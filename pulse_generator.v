==> flow/design.v <==
module pulse_generator (
    input wire clk,          
    input wire trigger,      
    input wire [7:0] N,     
    output reg pulse1,       
    output reg pulse2        
);
    reg [31:0] counter;      
    reg active;              
    reg   Q1,Q2,Q3;
    always @(posedge clk or posedge int_trigger) begin
        if (int_trigger) begin
            pulse1 <= 1;
            pulse2 <= 0;
            counter <= 0;    
            active <= 1;
        end else if (active) begin
            if (counter == 0) begin
                pulse1 <= 0;   
            end
            if (counter == N) begin
                pulse2 <= 1;   
            end else if (counter == N + 1) begin
                pulse2 <= 0;   
                active <= 0;   
            end
            counter <= counter + 1;   
        end else begin
            pulse1 <= 0;
            pulse2 <= 0;
        end
    end
    always @(posedge clk)
        begin
      Q1 <= trigger; 
      Q2 <= Q1;
      Q3 <= Q2;
    end
assign int_trigger = Q1 && Q2 && (~ Q3);
endmodule
**Tool chain data of pulse_generator**

The steps from the RTL of pulse_generator to its reports follow in flow order.
Lines are those of the file above, counted from 1.
Library cell names are shortened.
A cell with -- has no value.

- Top module: pulse_generator
- Clock port: clk
- Standard-cell library: sky130hd
- Timing corner: tt_025C_1v80

**Elaborated design**

Yosys after proc, flatten, opt, wreduce and memory -nomap, before mapping. Memory bits, and registers merged into a memory's read port (data or address), are not among the register bits. Print and check cells are not counted. Equal cells are merged and count once.

- Register bits: 38
- Input bits: 10
- Output and inout port bits: 2
- Cells after elaboration: 25

- Add/subtract/negate cells: 2
- Equal/unequal tests: 4
- Mux-type cells: 8
- Bitwise operators: 1
- Reductions and logical operators: 3

Operators by type and width:

| operator | count |
|---|---|
| adder 32 x 1 -> 32 bit with constant B | 1 |
| equality test 32 x 8 -> 1 bit | 1 |
| equality test 32 x 9 -> 1 bit | 1 |
| logical NOT 32 bit | 1 |
| adder 8 x 1 -> 9 bit with constant B | 1 |
| two-way mux 1 bit | 8 |
| inequality test 3 x 1 -> 1 bit with constant B | 1 |
| logical AND 1 bit | 2 |
| inequality test 2 x 1 -> 1 bit with constant B | 1 |
| NOT 1 bit | 1 |

**Logic depth**

Yosys ltp: most cells in a row. Word level: on the elaborated netlist, between registers, memories and ports. Mapped: between sequential cells and ports; inverters and the memories' decode and read muxes count.

- Depth in word-level cells: 5
- ABC_AREA: 1
- Gate-level depth with buffers: 10
- Depth with buffers taken out: 10

**Mapped cells and area**

Source: synth_stat.txt of the flow (Yosys; design flattened, memories mapped). It holds for the ABC_AREA given above (unset counts as 0); a run with the other value may have another netlist.

Cell types:

| type | count | total area (um2) |
|---|---|---|
| dfrtp_1 | 33 | 825.792 |
| nand2_1 | 103 | 386.621 |
| xor2_1 | 23 | 201.443 |
| nor2_1 | 46 | 172.666 |
| inv_1 | 42 | 157.651 |
| nand3_1 | 22 | 110.106 |
| xnor2_1 | 8 | 70.067 |
| dfxtp_1 | 3 | 60.058 |
| dfstp_2 | 2 | 52.55 |
| nor2_4 | 4 | 45.043 |
| nor3_1 | 8 | 40.038 |
| ha_1 | 3 | 37.536 |
| nand4_1 | 6 | 37.536 |
| nor3_2 | 3 | 30.029 |
| nand4_4 | 1 | 21.27 |
| nand3_2 | 2 | 20.019 |
| o21ai_0 | 4 | 20.019 |
| nor3_4 | 1 | 16.266 |

Not listed: further types 9, cells in them 11.

- Cell count: 325
- Chip area (Yosys): 2389.8 um2
- Sequential part of the area: 938.4 um2
- Mapped flip-flops: 38
- Buffers: 1

**Path before layout**

Path of least setup slack by OpenSTA after synthesis, without wires, with an ideal clock, recovery checks aside; 20% of the period is set as input and as output delay. Where synthesis merged equal registers, the netlist keeps one of their names.

- Path type: flip-flop to flip-flop
- Start: register counter[1]
- End: register counter[28]
- Clock period: 1.8 ns
- Setup time: 0.124 ns
- Launch time at the first pin: 0.000 ns
- Data arrival time: 1.320 ns
- Required time: 1.676 ns
- Slack: 0.356 ns
- Delay of the path: 1.444 ns
- Stages on the path: 10
- Buffers on the path: 0
- Period reached after synthesis: 1.444 ns

"delay of the path" = arrival - input delay + setup time.
"stages on the path": output pins that drive a net of the path, with the launching flip-flop's if there is one; two outputs of one cell count as two.
"period reached after synthesis" = period - worst setup slack (recovery checks aside). The figure is calculated, with input and output delays left at 20% of the set period.
The rows between start and end are the longest chain of elaborated cells between them; the timing report does not say that the signal goes this way. Where chains are equally long, one stands for them.
Each line given opens the expression or statement behind the cell; cells for indexed reads and writes are added by Yosys, which also makes memories of some case tables.

- Cell sequence: dfrtp_1 ha_1 nand3_1 nor2_2 nand3_2 inv_2 nand2_4 nor2_4 nand2_2 xnor2_2
- Cells in the longest elaborated chain: 1
- Elaborated cells between the ends (all ways): 1
- Source lines of those cells: 1
- Classes of those cells: 1 x add/sub

Ends and longest elaborated chain, post-synthesis:

| what | line | RTL |
|---|---|---|
| from (decl) | 8 | `reg [31:0] counter;` |
| from (assign) | 15 | `counter <= 0;` |
| from (assign) | 27 | `counter <= counter + 1;` |
| adder 32 x 1 -> 32 bit | 27 |  |
| to (assign) | 15 |  |
| to (assign) | 27 |  |
| to (decl) | 8 |  |

**Timing after layout**

From the final timing report of run 1: the path of least setup slack in the routed layout; clock arrival at registers is part of the times.

- Path type: flip-flop to output port
- Start: register pulse1
- End: output port pulse1
- Clock period: 2.76 ns
- External output delay: 0.55 ns
- Launch time at the first pin: 0.29 ns
- Data arrival time: 1.36 ns
- Required time: 2.21 ns
- Slack: 0.85 ns
- Stages on the path: 2
- Buffers on the path: 1

A register here has more assigning lines than the two given.

- Cell sequence: dfstp_2 clkdlybuf4s50_1
- Cells in the longest elaborated chain: 0
- Elaborated cells between the ends (all ways): 0
- Source lines of those cells: 0

Ends and longest elaborated chain, post-layout:

| what | line | RTL |
|---|---|---|
| from (decl) | 5 | `output reg pulse1,` |
| from (assign) | 13 | `pulse1 <= 1;` |
| from (assign) | 19 | `pulse1 <= 0;` |
| to (decl) | 5 |  |

Memo
Re: implementation data of pulse_generator

Measured results for pulse_generator: 2 stored runs of the Yosys and OpenROAD flow on sky130hd. The settings differ; the order carries no meaning. The constraints put input and output delay at 20% of the set period each and load the outputs with 0.01 pF.
"period achieved": clock period set for the run, less the worst setup slack. It is reckoned from that one timing run; input and output delays stay at 20% of the period that was set.

### Run 1

Settings: `period_ns=2.76`, `CORE_UTILIZATION=24`, `SETUP_SLACK_MARGIN=0.56`, `PLACE_DENSITY_LB_ADDON=0.22`, `CORE_MARGIN=5`, `CELL_PAD_IN_SITES_GLOBAL_PLACEMENT=0`, `CELL_PAD_IN_SITES_DETAIL_PLACEMENT=1`, `TNS_END_PERCENT=75`, `ABC_AREA=1`, `CAP_MARGIN=30`, `SLEW_MARGIN=40`, `MAX_ROUTING_LAYER=met5`

- Netlist area reported by Yosys: 2389.8 um2
- Overall die area: 12052.7 um2
- Standard-cell area after routing: 2758.9 um2
- Worst setup slack after layout: 0.851 ns
- Summed negative setup slack: 0.000 ns
- Period achieved: 1.909 ns

### Run 2

Settings: `period_ns=1.32`, `CAP_MARGIN=20`, `CORE_MARGIN=2`, `CORE_UTILIZATION=40`, `SLEW_MARGIN=20`

- Netlist area reported by Yosys: 1944.4 um2
- Overall die area: 5434.6 um2
- Standard-cell area after routing: 2900.3 um2
- Worst setup slack after layout: -0.361 ns
- Summed negative setup slack: -7.419 ns
- Period achieved: 1.681 ns
